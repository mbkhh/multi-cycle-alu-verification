==> flow/design.v <==
package parameters;
	parameter OPERAND_BUS_WIDTH = 8;
    parameter OPERAND_MAX_DATA_WIDTH = 32;
    parameter RESULT_BUS_WIDTH = 16;
    parameter RESULT_MAX_DATA_WIDTH = 64;
    typedef enum bit[2:0] {no_op = 3'b000, add_op = 3'b001, and_op = 3'b010, xor_op = 3'b011, mul_op = 3'b100, rst_op = 3'b111} alu_in_op_t;
endpackage
module alu_multi_cycle #(
    parameter OPERAND_BUS_WIDTH = 8,
    parameter OPERAND_MAX_DATA_WIDTH = 32,
    parameter RESULT_BUS_WIDTH = 16,
    parameter RESULT_MAX_DATA_WIDTH = 64
) (
    input   wire                            clk,
    input   wire                            rst,  
    input   wire                            operand_valid,
    input   wire [2:0]                      op,
    input   wire [OPERAND_BUS_WIDTH-1:0]    a,
    input   wire [OPERAND_BUS_WIDTH-1:0]    b,
    input   wire                            operand_last,
    output  reg                             ready,
    output  reg                             result_valid,
    output  reg  [RESULT_BUS_WIDTH-1:0]     result,
    output  reg                             result_last,
    output  reg                             result_rst
);
    typedef enum logic [1:0] {
        IDLE,
        RECEIVE,
        EXECUTE,
        SEND
    } state_t;
    state_t state, next_state;
    reg [OPERAND_MAX_DATA_WIDTH-1:0] operand_a, operand_b;
    reg [RESULT_MAX_DATA_WIDTH-1:0] result_full;
    reg [$clog2(OPERAND_MAX_DATA_WIDTH/OPERAND_BUS_WIDTH):0] operand_shift_cnt;
    reg [$clog2(RESULT_MAX_DATA_WIDTH/RESULT_BUS_WIDTH):0] result_shift_cnt;
    reg [2:0] op_reg;
    always @( * ) begin
        result = result_full[result_shift_cnt*RESULT_BUS_WIDTH +: RESULT_BUS_WIDTH];
        ready = state == IDLE || state == RECEIVE;
    end
    always @(posedge clk) begin
        if (op == 3'b111 && operand_valid || (!rst)) begin
            state <= IDLE;
            result_rst          <= 1'b1;
            result_valid        <= 1'b0;
            result              <= '0;
            result_last         <= 1'b0;
            operand_a           <= '0;
            operand_b           <= '0;
            result_full         <= '0;
            operand_shift_cnt   <= 0;
            result_shift_cnt    <= 0;
            op_reg              <= 3'b000;
        end else begin
            result_rst <= 1'b0;
            case (state)
                IDLE: begin
                    operand_shift_cnt <= 0;
                    operand_a <= '0;
                    operand_b <= '0;
                    result_valid <= 0;
                    result_last <= 0;
                    result_shift_cnt <= 0;
                    result_full         <= '0;
                    if (operand_valid) begin
                        operand_a[OPERAND_BUS_WIDTH-1:0] <= a;
                        operand_b[OPERAND_BUS_WIDTH-1:0] <= b;
                        op_reg <= op;
                        operand_shift_cnt <= 1;
                        if (op == 0) begin
                            state <= IDLE;
                        end else if (operand_last) begin
                            state <= EXECUTE;
                        end else begin 
                            state <= RECEIVE;
                        end
                    end
                end
                RECEIVE: begin
                    if (operand_valid) begin
                        operand_a[operand_shift_cnt*OPERAND_BUS_WIDTH +: OPERAND_BUS_WIDTH] <= a;
                        operand_b[operand_shift_cnt*OPERAND_BUS_WIDTH +: OPERAND_BUS_WIDTH] <= b;
                        operand_shift_cnt <= operand_shift_cnt + 1;
                        if (operand_last) begin
                            state <= EXECUTE;
                        end
                    end
                end
                EXECUTE: begin
                    case (op_reg)
                        3'b000: result_full <= 0;  
                        3'b001: result_full <= operand_a + operand_b;  
                        3'b010: result_full <= operand_a & operand_b;  
                        3'b011: result_full <= operand_a ^ operand_b;  
                        3'b100: result_full <= operand_a * operand_b;  
                        3'b111: result_full <= 0;  
                        default: result_full <= 0;
                    endcase
                    result_shift_cnt <= 0;
                    result_valid <= 1;               
                    if (RESULT_MAX_DATA_WIDTH <= RESULT_BUS_WIDTH) begin 
                        state <= IDLE;
                        result_last <= 1;
                    end else begin 
                        state <= SEND;
                    end
                end
                SEND: begin
                    result_shift_cnt <= result_shift_cnt + 1;
                    result_valid <= 1;
                    if (result_full >> (result_shift_cnt+2)*RESULT_BUS_WIDTH == 0) begin 
                        state <= IDLE;
                        result_last <= 1;
                    end
                end
            endcase
        end
    end
endmodule
Tool chain data of alu_multi_cycle
The steps from the RTL of alu_multi_cycle to its reports follow in flow order.
Line numbers count from 1 in the design file above.
The mark n/a stands for no value.
Set-up
  top module: alu_multi_cycle
  clock port: clk
  standard-cell library: sky130hd
  corner: tt_025C_1v80

Word-level counts
Counts by Yosys on the flattened word-level netlist (proc, flatten, opt, wreduce; memories kept). Register bits leave out memories and registers merged into their read ports (data or address). Print and check cells are left out.
Word-level totals
  register bits after elaboration: 142
  output and inout port bits: 20
  word-level cells: 85
  input port bits: 23
Operators by class
  equality and inequality tests: 12
  bitwise operators: 8
  multipliers: 1
  shift operators: 4
  add/subtract/negate cells: 5
  reduce/logical cells: 20
  muxes and demuxes: 25
Operator list (count)
  multiplier 32 x 32 -> 64 bit: 1
  case mux 64 bit (select 4 bit): 1
  case mux 64 bit (select 2 bit): 1
  bitwise AND 32 bit: 3
  case mux 24 bit (select 2 bit): 2
  variable shift 8 x 33 -> 32 bit: 2
  OR 32 bit: 2
  >> shifter 64 x 8 -> 64 bit: 1
  logical NOT 64 bit: 1
  2-to-1 mux 32 bit: 2
  adder 32 x 32 -> 33 bit: 1
  negator 6 -> 33 bit: 1
  variable shift 8 x 33 -> 32 bit with constant A: 1
  XOR 32 bit: 1
  inverter 32 bit: 1
  case mux 8 bit (select 2 bit): 2
  2-to-1 mux 8 bit: 2
  case mux 3 bit (select 2 bit): 2
  2-to-1 mux 2 bit: 6
  nonzero test 2 bit: 5
  != test 2 bit with constant B: 4
  AND reduction 2 bit: 4
  case mux 2 bit (select 4 bit): 1
  adder 3 x 1 -> 3 bit with constant B: 2
  equality test 3 x 2 -> 1 bit with constant B: 2
  equality test 3 bit with constant B: 2
  AND reduction 5 bit: 1
  equality test 2 bit with constant B: 2
Not listed: further kinds 14, cells in them 19.

Depth
Yosys ltp: most cells in a row. Word level: on the elaborated netlist, between registers, memories and ports. Mapped: between sequential cells and ports; inverters and the memories' decode and read muxes count.
Logic depth
  depth after elaboration: 7
  ABC_AREA: 1
  mapped depth: 31
  gate-level depth less buffers: 30

Synthesis result
Source: synth_stat.txt of the flow (Yosys; design flattened, memories mapped). It holds for the ABC_AREA given above (unset counts as 0); a run with the other value may have another netlist.
Totals and module areas in this step are rounded.
Mapped netlist
  buffers: 245
  area of sequential cells: 0.0022 sq mm
  cell area after synthesis: 0.04 sq mm
  cells in the netlist: 5388
  mapped flip-flops: 112
Cells by type
  sky130_fd_sc_hd__fa_1: count 895, area in all 1.79E+04 sq um
  sky130_fd_sc_hd__inv_1: count 1688, area in all 6.34E+03 sq um
  sky130_fd_sc_hd__nand2_1: count 1424, area in all 5.35E+03 sq um
  sky130_fd_sc_hd__ha_1: count 297, area in all 3.72E+03 sq um
  sky130_fd_sc_hd__dfxtp_1: count 112, area in all 2242.15 sq um
  sky130_fd_sc_hd__a21oi_1: count 180, area in all 900.864 sq um
  sky130_fd_sc_hd__nor2_1: count 221, area in all 829.546 sq um
  sky130_fd_sc_hd__clkbuf_1: count 211, area in all 792.01 sq um
  sky130_fd_sc_hd__nand3_1: count 106, area in all 530.509 sq um
  sky130_fd_sc_hd__o21ai_0: count 58, area in all 290.278 sq um
  sky130_fd_sc_hd__a22oi_1: count 30, area in all 225.216 sq um
  sky130_fd_sc_hd__o32ai_1: count 16, area in all 140.134 sq um
  sky130_fd_sc_hd__buf_4: count 18, area in all 135.13 sq um
  sky130_fd_sc_hd__o22ai_1: count 17, area in all 106.352 sq um
  sky130_fd_sc_hd__nand3b_1: count 11, area in all 82.579 sq um
  sky130_fd_sc_hd__buf_2: count 15, area in all 75.072 sq um
  sky130_fd_sc_hd__o21bai_1: count 10, area in all 75.072 sq um
  sky130_fd_sc_hd__nor3_1: count 13, area in all 65.062 sq um
Not listed: further types 24, cells in them 66.

Worst setup path after synthesis
Source: OpenSTA report_checks on the synthesized netlist (no wires, ideal clock, input and output delay 20% of the period each), path of least setup slack; recovery checks are left aside. Register names are those of the netlist, which keeps one name where synthesis merged equal registers.
Path post-synthesis
  path kind: register to register
  from: reg operand_a[30]
  to: reg result_full[56]
  launch time at the first pin: 0.000 ns
  buffers on the path: 1
  slack: 0.506 ns
  clock period: 6.81 ns
  data required time: 6.678 ns
  setup time: 0.132 ns
  delay of the path: 6.304 ns
  stages on the path: 28
  arrival time: 6.172 ns
  synthesis period reached: 6.304 ns
"delay of the path" is the arrival time less input delay plus setup time.
"stages on the path" counts driving pins, that of a launching flip-flop among them; a cell with two outputs on the path counts twice.
"synthesis period reached" is the clock period less the worst setup slack; recovery checks do not enter. This is arithmetic on one report: input and output delays are still those of the set period (20% each).
Between the ends stands the longest chain of elaborated cells between them, by number of cells; it is not shown to be the way that was timed. Of several equally long chains one is given.
Each line given opens the expression or statement behind the cell; cells for indexed reads and writes are added by Yosys, which also makes memories of some case tables.
A register here has more assigning lines than the two given.
Lines with a computed index may be missing from the assigning lines.
Between the ends, post-synthesis
  cell sequence: sky130_fd_sc_hd__dfxtp_1 sky130_fd_sc_hd__clkbuf_1 sky130_fd_sc_hd__nand2_1 sky130_fd_sc_hd__fa_1 sky130_fd_sc_hd__inv_1 sky130_fd_sc_hd__fa_1 sky130_fd_sc_hd__fa_1 sky130_fd_sc_hd__inv_1 sky130_fd_sc_hd__fa_1 sky130_fd_sc_hd__inv_1 sky130_fd_sc_hd__fa_1 sky130_fd_sc_hd__fa_1 sky130_fd_sc_hd__fa_1 sky130_fd_sc_hd__inv_1 sky130_fd_sc_hd__fa_1 sky130_fd_sc_hd__inv_1 sky130_fd_sc_hd__ha_1 sky130_fd_sc_hd__nand2_1 sky130_fd_sc_hd__nor2_1 sky130_fd_sc_hd__inv_1 sky130_fd_sc_hd__nor2_2 sky130_fd_sc_hd__inv_1 sky130_fd_sc_hd__nor4_1 sky130_fd_sc_hd__nand2_1 sky130_fd_sc_hd__nand2_1 sky130_fd_sc_hd__nand2_1 sky130_fd_sc_hd__nand3_1 sky130_fd_sc_hd__a21oi_1
  cells in the longest elaborated chain: 3
  elaborated cells between the ends (all ways): 3
  source lines of those cells: 3
  classes of those cells: mul: 1; mux: 2
Ends and longest elaborated chain, post-synthesis
  start: declaration: RTL line 34  | reg [OPERAND_MAX_DATA_WIDTH-1:0] operand_a, operand_b;
  start: assignment: RTL line 50  | operand_a           <= '0;
  start: assignment: RTL line 61  | operand_a <= '0;
  multiplier 32 x 32 -> 64 bit: RTL line 97  | 3'b100: result_full <= operand_a * operand_b;
  case mux 64 bit (select 4 bit): RTL line 92  | case (op_reg)
  case mux 64 bit (select 2 bit): RTL line 58  | case (state)
  end: assignment: RTL line 94  | 3'b001: result_full <= operand_a + operand_b;
  end: assignment: RTL line 95  | 3'b010: result_full <= operand_a & operand_b;
  end: declaration: RTL line 35  | reg [RESULT_MAX_DATA_WIDTH-1:0] result_full;

Path in the finished layout
Path of least setup slack in the final report of flow run 1 (OpenROAD, finished layout, wires in). Where an end is a register, its clock arrival counts in the times.
Path post-layout
  path kind: register to register
  from: reg operand_b[24]
  to: reg result_full[54]
  buffers on the path: 1
  stages on the path: 27
  data required time: 8.75 ns
  slack: 0.98 ns
  clock period: 8.5 ns
  setup time: 0.13 ns
  launch time at the first pin: 0.39 ns
  arrival time: 7.77 ns
Between the ends stands the longest chain of elaborated cells between them, by number of cells; it is not shown to be the way that was timed. Of several equally long chains one is given.
A register here has more assigning lines than the two given.
Lines with a computed index may be missing from the assigning lines.
Between the ends, post-layout
  cell sequence: sky130_fd_sc_hd__dfxtp_1 sky130_fd_sc_hd__buf_4 sky130_fd_sc_hd__ha_1 sky130_fd_sc_hd__inv_1 sky130_fd_sc_hd__fa_1 sky130_fd_sc_hd__fa_1 sky130_fd_sc_hd__inv_1 sky130_fd_sc_hd__fa_1 sky130_fd_sc_hd__inv_1 sky130_fd_sc_hd__fa_1 sky130_fd_sc_hd__fa_1 sky130_fd_sc_hd__fa_1 sky130_fd_sc_hd__inv_1 sky130_fd_sc_hd__ha_1 sky130_fd_sc_hd__ha_1 sky130_fd_sc_hd__ha_1 sky130_fd_sc_hd__nand2_1 sky130_fd_sc_hd__nor2_1 sky130_fd_sc_hd__inv_1 sky130_fd_sc_hd__nor2_1 sky130_fd_sc_hd__nand2_1 sky130_fd_sc_hd__nor4_2 sky130_fd_sc_hd__nand2_1 sky130_fd_sc_hd__nand3_1 sky130_fd_sc_hd__nand2_1 sky130_fd_sc_hd__nand3_1 sky130_fd_sc_hd__a21oi_1
  cells in the longest elaborated chain: 3
  elaborated cells between the ends (all ways): 3
  source lines of those cells: 3
  classes of those cells: mul: 1; mux: 2
Ends and longest elaborated chain, post-layout
  start: declaration: RTL line 34  | reg [OPERAND_MAX_DATA_WIDTH-1:0] operand_a, operand_b;
  start: assignment: RTL line 51  | operand_b           <= '0;
  start: assignment: RTL line 62  | operand_b <= '0;
  multiplier 32 x 32 -> 64 bit: RTL line 97  | 3'b100: result_full <= operand_a * operand_b;
  case mux 64 bit (select 4 bit): RTL line 92  | case (op_reg)
  case mux 64 bit (select 2 bit): RTL line 58  | case (state)
  end: assignment: RTL line 94  | 3'b001: result_full <= operand_a + operand_b;
  end: assignment: RTL line 95  | 3'b010: result_full <= operand_a & operand_b;
  end: declaration: RTL line 35  | reg [RESULT_MAX_DATA_WIDTH-1:0] result_full;

2 stored runs of alu_multi_cycle in the flow (synthesis by Yosys, layout by OpenROAD, sky130hd cells), in arbitrary order. Constraints: input delay and output delay 20% of the set period each, output load 0.01 pF.
"worst setup path time" is the time allowed to the run's worst setup path (the clock period less input and output delay, where it has them) less its slack. Clock arrival times count: a late capture clock shortens it, a late launch clock lengthens it.
"power" is the tool's figure for a default switching activity; nothing was simulated.
Measured values are rounded.
[flow run 1] settings: period_ns=8.5, CORE_UTILIZATION=23, PLACE_DENSITY=0.79, HOLD_SLACK_MARGIN=0.22, CORE_ASPECT_RATIO=1.66, ABC_AREA=1, GPL_ROUTABILITY_DRIVEN=0, MIN_ROUTING_LAYER=met1, CAP_MARGIN=20, CORE_MARGIN=2, SLEW_MARGIN=20
[flow run 1] result: chip area after synthesis (Yosys) 0.04 sq mm, die area 0.18 sq mm, standard-cell area of the final layout 0.044 sq mm, utilization 0.25, worst setup slack after layout 0.98 ns, power 1.3 mW, worst setup path time 7.52 ns, worst setup path kind register to register
[flow run 2] settings: period_ns=5.99, CORE_UTILIZATION=37, HOLD_SLACK_MARGIN=-0.08, CORE_ASPECT_RATIO=1.24, CORE_MARGIN=8, CELL_PAD_IN_SITES_DETAIL_PLACEMENT=0, TNS_END_PERCENT=45, ABC_AREA=0, GPL_ROUTABILITY_DRIVEN=1, CTS_CLUSTER_SIZE=63, CAP_MARGIN=40, MIN_ROUTING_LAYER=met1, SLEW_MARGIN=20
[flow run 2] result: chip area after synthesis (Yosys) 0.037 sq mm, die area 0.11 sq mm, standard-cell area of the final layout 0.043 sq mm, utilization 0.43, worst setup slack after layout -1.5 ns, power 1.7 mW, worst setup path time 7.47 ns, worst setup path kind register to register
